==> flow/design.v <==
module convolucao(
    input clk,
    input [199:0] matriz,
    input signed [199:0] kernel,
    output reg [199:0] valor
);
reg start_mul = 0;
wire done_mul;
wire signed [399:0] matriz_mult;
multiplicacao inst_multiplicacao (
    .clock(clk),
    .start(start_mul),
    .matrix_a(matriz),
    .matrix_b(kernel),
    .result_out(matriz_mult),
    .done(done_mul)
);
localparam S_IDLE       = 0;
localparam S_START_MUL  = 1;
localparam S_WAIT_MUL   = 2;
localparam S_STAGE_1    = 3;
localparam S_STAGE_2    = 4;
localparam S_STAGE_3    = 5;
localparam S_STAGE_4    = 6;
localparam S_STAGE_5    = 7;
localparam S_SATURATE   = 8;
localparam S_DONE       = 9;
reg [3:0] state = S_IDLE;
reg signed [17:0] sum_stage1 [0:11];
reg signed [18:0] sum_stage2 [0:5];
reg signed [19:0] sum_stage3 [0:2];
reg signed [20:0] sum_stage4 [0:1];
reg signed [21:0] sum_stage5;
reg signed [22:0] final_soma;
reg signed [15:0] products [0:24];
reg [7:0] saturado;
integer i;
always @(*) begin
    for (i = 0; i < 25; i = i + 1) begin
        products[i] = matriz_mult[(i*16) +: 16];
    end
end
always @(posedge clk) begin
    case (state)
        S_IDLE: begin
            start_mul <= 1;
            state <= S_START_MUL;
        end
        S_START_MUL: begin
            start_mul <= 0;
            state <= S_WAIT_MUL;
        end
        S_WAIT_MUL: begin
            if (done_mul) begin
                for (i = 0; i < 12; i = i + 1) begin
                    sum_stage1[i] <= products[2*i] + products[2*i + 1];
                end
                state <= S_STAGE_1;
            end
        end
        S_STAGE_1: begin
            for (i = 0; i < 6; i = i + 1) begin
                sum_stage2[i] <= sum_stage1[2*i] + sum_stage1[2*i + 1];
            end
            state <= S_STAGE_2;
        end
        S_STAGE_2: begin
            for (i = 0; i < 3; i = i + 1) begin
                sum_stage3[i] <= sum_stage2[2*i] + sum_stage2[2*i + 1];
            end
            state <= S_STAGE_3;
        end
        S_STAGE_3: begin
            sum_stage4[0] <= sum_stage3[0] + sum_stage3[1];
            sum_stage4[1] <= sum_stage3[2] + products[24];  
            state <= S_STAGE_4;
        end
        S_STAGE_4: begin
            sum_stage5 <= sum_stage4[0] + sum_stage4[1];
            state <= S_STAGE_5;
        end
        S_STAGE_5: begin
            final_soma <= sum_stage5;
            state <= S_SATURATE;
        end
        S_SATURATE: begin
            if (final_soma < 0)
                saturado <= 8'd0;
            else if (final_soma > 255)
                saturado <= 8'd255;
            else
                saturado <= final_soma[7:0];
            valor <= 200'd0;
            valor[8*12 +: 8] <= saturado;
            state <= S_DONE;
        end
        S_DONE: begin
            state <= S_IDLE;
        end
    endcase
end
endmodule
module multiplicacao (
    input wire clock,
    input wire start,
    input [199:0] matrix_a,           
    input signed [199:0] matrix_b,    
    output reg signed [399:0] result_out,   
    output reg done
);
    reg [4:0] index;
    reg [1:0] state;
    reg [7:0] a_elem;
    reg signed [7:0] b_elem;
    reg signed [15:0] products [0:24];
    localparam S_IDLE = 2'd0;
    localparam S_CALC = 2'd1;
    localparam S_DONE = 2'd2;
    integer j;
    always @(posedge clock) begin
        case (state)
            S_IDLE: begin
                done <= 0;
                result_out <= 0;
                index <= 0;
                if (start) begin
                    state <= S_CALC;
                end else begin
                    state <= S_IDLE;
                end
            end
            S_CALC: begin
                a_elem = matrix_a[(index * 8) +: 8];
                b_elem = matrix_b[(index * 8) +: 8];
                products[index] <= $signed(a_elem) * b_elem;
                if (index == 5'd24) begin
                    state <= S_DONE;
                end
                index <= index + 1;
            end
            S_DONE: begin
                for (j = 0; j < 25; j = j + 1) begin
                    result_out[(j * 16) +: 16] <= products[j];
                end
                done <= 1;
                state <= S_IDLE;
            end
        endcase
    end
endmodule
module coprocessador(
    input clk,
    input start,                       
    input [2:0] tamanho,               
    input [2:0] op,                    
    input [199:0] matriz1,             
    input [199:0] matriz2,             
    output reg [199:0] matrizresult,   
    output reg overflow,               
    output reg done                    
);
    parameter ESPERA = 2'b00;
    parameter EXECUTA = 2'b01;
    parameter FINALIZA = 2'b10;
    reg [1:0] estado_atual, proximo_estado;
	 wire [199:0] matriz_conv;
    always @(posedge clk) begin
        estado_atual <= proximo_estado;
    end
    always @(*) begin
        case (estado_atual)
            ESPERA: begin
                if (start)
                    proximo_estado = EXECUTA;
                else
                    proximo_estado = ESPERA;
            end
            EXECUTA: proximo_estado = FINALIZA;
            FINALIZA: proximo_estado = ESPERA;
            default: proximo_estado = ESPERA;
        endcase
    end
    always @(posedge clk) begin
        case (estado_atual)
            ESPERA: begin
                matrizresult <= 0;
                overflow <= 0;
                done <= 0;
            end
            EXECUTA: begin
                case (op)
                    3'b101: begin  
                        matrizresult <= matriz_conv;
                        overflow <= 0;
                    end
                    3'b111: begin  
                        matrizresult <= 0;
                        overflow <= 0;
                    end
                    default: begin
                        matrizresult <= 0;
                        overflow <= 0;
                    end
                endcase
            end
            FINALIZA: begin
                done <= 1;
            end
        endcase
    end
	 convolucao conv_inst (
		  .clk(clk),
		  .matriz(matriz1),
		  .kernel(matriz2),
		  .valor(matriz_conv)
	 );
endmodule
module gerenciador(
    input clk,
    input reset_flag,               
	 input botao_rst,                
    input [31:0] entrada,           
    output reg [31:0] saida,        
	 output reg [9:0] leds  
	 );
	assign flag_HPS = (entrada[31]);         
	assign reset = (botao_rst |reset_flag);  
   coprocessador cop_inst (
		 .clk(clk),                     
		 .start(start),					  
		 .tamanho(tamanho),             
		 .op(3'b101),                   
		 .matriz1(matriz1),             
		 .matriz2(matriz2),             
		 .matrizresult(matriz_C),       
		 .overflow(overflow),           
		 .done(done)                    
	);
    parameter ESPERA  = 2'b00;
    parameter LEITURA = 2'b01;
    parameter CALCULO = 2'b10;
    parameter ENVIO   = 2'b11;
	 reg [7:0] matrizA [0:24];
    reg [7:0] matrizB [0:24];
    reg [7:0] matrizC [0:24];
    reg [199:0] matriz1;
	 reg [199:0] matriz2;
    wire [199:0] matriz_C;
    reg [1:0] estado_atual, proximo_estado = ESPERA;
	 reg [4:0] indice = 0;
    reg [4:0] indice_envio;
    reg [2:0] i_envio;
    reg [2:0] opcode = 3'b101;
	 reg [1:0] tamanho;
	 reg start;
	 reg flag;
    reg leu;
    reg carregouC;
    wire [7:0] valA = entrada[7:0];
    wire [7:0] valB = entrada[15:8];
    wire [2:0] op = opcode;
	 wire [1:0] tam = entrada[20:19];
	 wire overflow;
	 wire done;
    always @(posedge clk or posedge reset) begin
        if (reset)
            estado_atual <= ESPERA;
        else
            estado_atual <= proximo_estado;
    end
    always @(*) begin
        case (estado_atual)
            ESPERA:
                proximo_estado = flag_HPS ? LEITURA : ESPERA;
            LEITURA:
                proximo_estado = flag ? CALCULO : LEITURA;
            CALCULO:
                proximo_estado = (done && carregouC) ? ENVIO : CALCULO;
            ENVIO:
                proximo_estado = (i_envio == 8 && entrada[30] && !saida[30]) ? ESPERA : ENVIO;
            default:
                proximo_estado = ESPERA;
        endcase
    end
    always @(posedge clk or posedge reset) begin
        if (reset) begin
			   flag <= 0;
            saida <= 0;
            indice <= 0;
            leu <= 0;
            i_envio <= 0;
            indice_envio <= 0;
            carregouC <= 0;
				tamanho <= 0;
				start <= 0;
				opcode <= 3'b111;
        end else begin
            case (estado_atual)
                ESPERA: begin
                    saida <= 0;
                    leu <= 0;
						  indice <=0;
                    i_envio <= 0;
                    indice_envio <= 0;
                    carregouC <= 0;
						  flag <= 0;
						  tamanho <= 0;
						  start <= 0;
						  opcode <= 3'b111;
                end
                LEITURA: begin
						 if (!leu && flag_HPS) begin
							  matrizA[indice] <= valA;
							  matrizB[indice] <= valB;
							  opcode <= op;
							  tamanho <= tam;
							  saida[31] <= 1;
							  leu <= 1;
						 end
						 if (!flag_HPS && leu) begin
							  if (indice < 24) begin
									indice <= indice + 1;
									saida[31] <= 0;
									leu <= 0;
							  end
							  else if (indice == 24) begin
									integer k;
									for (k = 0; k < 25; k = k + 1) begin
										 matriz1[k*8 +: 8] <= matrizA[k];
										 matriz2[k*8 +: 8] <= matrizB[k];
									end
									saida[31] <= 0;
									flag <= 1;
							  end 
						 end
					end
                CALCULO: begin
						  if(!done && !carregouC)begin
								opcode <= op;
								tamanho <= tam;
								start <= 1;
						  end
                    if (done && !carregouC) begin
                        integer j;
                        for (j = 0; j < 25; j = j + 1) begin
                            matrizC[j] <= matriz_C[j*8 +: 8];
                        end
								saida[29] <= overflow;
                        carregouC <= 1;
                    end
                end
                ENVIO: begin
                    if (i_envio < 8) begin
                        if (!saida[30] & !entrada[30]) begin
                            saida[7:0]   <= matrizC[indice_envio];
                            saida[15:8]  <= matrizC[indice_envio + 1];
                            saida[23:16] <= matrizC[indice_envio + 2];
                            saida[30]    <= 1;
                        end
                        if (entrada[30] & saida[30]) begin
                            saida[30] <= 0;
                            indice_envio <= indice_envio + 3;
                            i_envio <= i_envio + 1;
                        end
                    end else begin
                        if (!saida[30] & !entrada[30]) begin
                            saida[7:0] <= matrizC[24];
                            saida[30]  <= 1;
                        end
                        if (entrada[30] & saida[30]) begin
                            saida[30] <= 0;
                        end
                    end
                end
            endcase
        end
    end
endmodule
* Reports on gerenciador
Tool output for the design above, in the order of the flow. Line numbers count from 1 in the design file above. Operators: Yosys type, input widths -> output width; for muxes data width and select width s. Library cell names are shortened. The mark n/a stands for no value.
Inputs: design top gerenciador, clock port clk, library sky130hd, corner tt_025C_1v80

* Word level
Yosys after proc, flatten, opt, wreduce and memory -nomap, before mapping. Print and check cells are not counted. Equal cells are merged and count once. Memory sizes are those after Yosys's memory passes, which may raise the word count (mostly to a power of two), join words into wider ones and drop unused or constant bits.
Cells by class: reductions and logical operators 67, divide/modulo/power cells 0, $add $sub $neg 30, $mul 1, $lt $le $gt $ge 4, shift-type cells 2, multiplexer cells 89, bitwise operators 5, eq/ne operators 125
Operators with widths (number):
- $pmux 16 s2 | 25
- $pmux 8 s25 | 3
- $shiftx 200x9->8 | 2
- $pmux 200 s2 | 1
- $add 16x16->17 | 12
- $eq 5x5->1 const B | 37
- $eq 5x4->1 const B | 32
- $mul 8x8->16 | 1
- $add 18x18->19 | 6
- $reduce_and 4->1 | 26
- $eq 5x3->1 const B | 16
- $mux 8 | 8
- $add 19x19->20 | 3
- $pmux 8 s2 | 3
- $eq 5x2->1 const B | 8
- $pmux 4 s10 | 1
- $pmux 5 s2 | 3
- $mux 5 | 5
- $add 21x21->22 | 1
- $lt 22x1->1 const B | 1
- $gt 22x9->1 const B | 1
- $add 20x16->21 | 1
- $add 20x20->21 | 1
- $eq 5x1->1 const B | 4
- $logic_not 5->1 | 4
- $pmux 1 s2 | 10
- $mux 1 | 20
- $ne 2x2->1 const B | 9
Not listed: further kinds 34, cells in them 79.
Bit counts: output and inout bits 42, memories kept 1, bits in read-only memories 0, bits of input ports 35, elaborated cells 498, latch bits 0, memory bits (writable) 512, register bits after elaboration 2154
Memory list:
- (name not given) | words 32, width 16, line 115

* Logic depth
Longest topological path by Yosys (ltp), each cell counted once; first at word level (registers and memories cut), then after technology mapping (sequential cells cut; the memories' decode and read muxes count).
Depth: word-level depth 7, ABC_AREA 0, mapped depth 26, mapped depth without buffers 25

* Netlist
Yosys stat after the flow's synthesis: flattened, memories mapped to cells. It holds for the ABC_AREA given above (unset counts as 0); a run with the other value may have another netlist.
Cell types:
- edfxtp_1 | number 2108, total area 6.33E+04 um^2
- ha_1 | number 457, total area 5.72E+03 um^2
- and2_1 | number 427, total area 2.67E+03 um^2
- xnor2_1 | number 251, total area 2.2E+03 um^2
- mux4_2 | number 94, total area 2117.03 um^2
- fa_1 | number 79, total area 1.58E+03 um^2
- inv_1 | number 311, total area 1167.37 um^2
- a21oi_1 | number 223, total area 1116.07 um^2
- dfrtp_1 | number 43, total area 1.08E+03 um^2
- nor2_1 | number 276, total area 1.04E+03 um^2
- a21o_1 | number 128, total area 960.922 um^2
- o21ai_0 | number 167, total area 835.802 um^2
- xor2_1 | number 87, total area 761.981 um^2
- nand2_1 | number 196, total area 735.706 um^2
- o21a_1 | number 62, total area 465.446 um^2
- a31oi_1 | number 69, total area 431.664 um^2
- nand2b_1 | number 66, total area 412.896 um^2
- nor3_1 | number 81, total area 405.389 um^2
Not listed: further types 79, cells in them 719.
Synthesis totals: mapped flip-flops 2157, buffer cells 122, standard cells after synthesis 5844, area of sequential cells 64503.1 um^2, chip area (Yosys) 92427.4 um^2
The figures by module come from a second, unflattened synthesis with its own total; it is not the netlist above.
Second synthesis, totals: cells (unflattened synthesis) 7885, area (unflattened synthesis) 115410.7 um^2
Rows give one instance, submodules left out.
Modules:
- gerenciador | cells 2124, instances 1, sequential area 31206.2 um^2, area 38109.0 um^2
- convolucao | cells 3238, instances 1, sequential area 14564.0 um^2, area 34623.2 um^2
- multiplicacao | cells 1845, instances 1, sequential area 24263.3 um^2, area 33188.1 um^2
- coprocessador | cells 678, instances 1, sequential area 6075.8 um^2, area 9490.4 um^2

* Timing after synthesis
Source: OpenSTA report_checks on the synthesized netlist (no wires, ideal clock, input and output delay 20% of the period each), path of least setup slack; recovery checks are left aside. Register names are those of the netlist, which keeps one name where synthesis merged equal registers.
Timing after synthesis: path type in2reg, start point input port botao_rst, end point register matriz1[0], period 34.3 ns, arrival 25.835 ns, launch time at the first pin 6.860 ns, stages 3, delay of the path 20.146 ns, path slack 7.294 ns, data required time 33.129 ns, external input delay 6.860 ns, path buffers 0, setup time 1.171 ns, synthesis period reached 27.006 ns
"delay of the path" is the arrival time less input delay plus setup time. "stages": output pins that drive a net of the path, with the launching flip-flop's if there is one; two outputs of one cell count as two. "synthesis period reached" = period - worst setup slack (recovery checks aside). The figure is calculated, with input and output delays left at 20% of the set period. Between the ends stands the longest chain of elaborated cells between them, by number of cells; it is not shown to be the way that was timed. Of several equally long chains one is given. A line is the first line of the expression or statement that the cell stems from. Yosys adds cells for indexed reads and writes and turns some case tables into memories.
On the way, after synthesis: cells stage by stage nor2_1 > nand3_1 > nor2_1, cells in the longest elaborated chain 3, elaborated cells between the ends (all ways) 3, source lines of those cells 1, those cells by class logic (2); reduce/logical (1)
RTL lines, path after synthesis:
- from (decl) | line 221 | input botao_rst,
- $or 1x1->1 | line 227 | assign reset = (botao_rst |reset_flag);
- $not 1->1
- $reduce_and 5->1
- to (assign) | line 329 | matriz1[k*8 +: 8] <= matrizA[k];
- to (decl) | line 246 | reg [199:0] matriz1;

* Timing after layout
From the final timing report of job 1: the path of least setup slack in the routed layout; clock arrival at registers is part of the times.
Timing post-layout: path type in2reg, start point input port reset_flag, end point register matriz1[179], setup time 0.37 ns, data required time 29.19 ns, launch time at the first pin 5.74 ns, period 28.7 ns, path buffers 5, external input delay 5.74 ns, stages 8, path slack 19.83 ns, arrival 9.36 ns
Between the ends stands the longest chain of elaborated cells between them, by number of cells; it is not shown to be the way that was timed. Of several equally long chains one is given.
On the way, post-layout: cells stage by stage clkdlybuf4s50_1 > nor2_4 > nand3_1 > nor2_4 > buf_4 > buf_12 > buf_16 > buf_6, cells in the longest elaborated chain 3, elaborated cells between the ends (all ways) 3, source lines of those cells 1, those cells by class logic (2); reduce/logical (1)
RTL lines, path post-layout:
- from (decl) | line 220 | input reset_flag,
- $or 1x1->1 | line 227 | assign reset = (botao_rst |reset_flag);
- $not 1->1
- $reduce_and 5->1
- to (assign) | line 329 | matriz1[k*8 +: 8] <= matrizA[k];
- to (decl) | line 246 | reg [199:0] matriz1;

Add stored flow runs of gerenciador

Design gerenciador on sky130hd. What follows are 2 stored runs of the flow, each under its own settings; their order means nothing. The constraints put input and output delay at 20% of the set period each and load the outputs with 0.01 pF.
"achieved period" = clock period - worst setup slack. The figure is calculated, with input and output delays left at 20% of the set period.
"critical path time": the worst setup path's part of the clock period (all of it between registers, 20% less for each end at a port) less its slack. A launch clock that arrives late makes it longer, a capture clock that arrives late makes it shorter.
"total power after layout" rests on the timing tool's default activity at the inputs, not on a simulated workload.

* Job 1 | settings: period_ns 28.7; CORE_UTILIZATION 49; CAP_MARGIN 20; CORE_MARGIN 2; SLEW_MARGIN 20 | results: critical path time 3.13 ns; critical path kind in2reg; utilization after layout 55.3 %; chip area in the Yosys report 92427.4 um^2; achieved period 8.872 ns; lowest setup slack 19.828 ns; total power after layout 0.006369 W; standard-cell area after layout 103698.0 um^2; lowest hold slack 0.402 ns; die outline area 192116.0 um^2; setup TNS 0.000 ns
* Job 2 | settings: period_ns 15.8; CORE_UTILIZATION 66; SETUP_SLACK_MARGIN -0.41; PLACE_DENSITY 0.57; CORE_MARGIN 10; CTS_CLUSTER_DIAMETER 275; SLEW_MARGIN 40; CAP_MARGIN 20 | results: critical path time 8.13 ns; critical path kind reg2reg; utilization after layout 73.5 %; chip area in the Yosys report 92427.4 um^2; achieved period 8.133 ns; lowest setup slack 7.667 ns; total power after layout 0.011196 W; standard-cell area after layout 102392.0 um^2; lowest hold slack 0.405 ns; die outline area 155409.0 um^2; setup TNS 0.000 ns
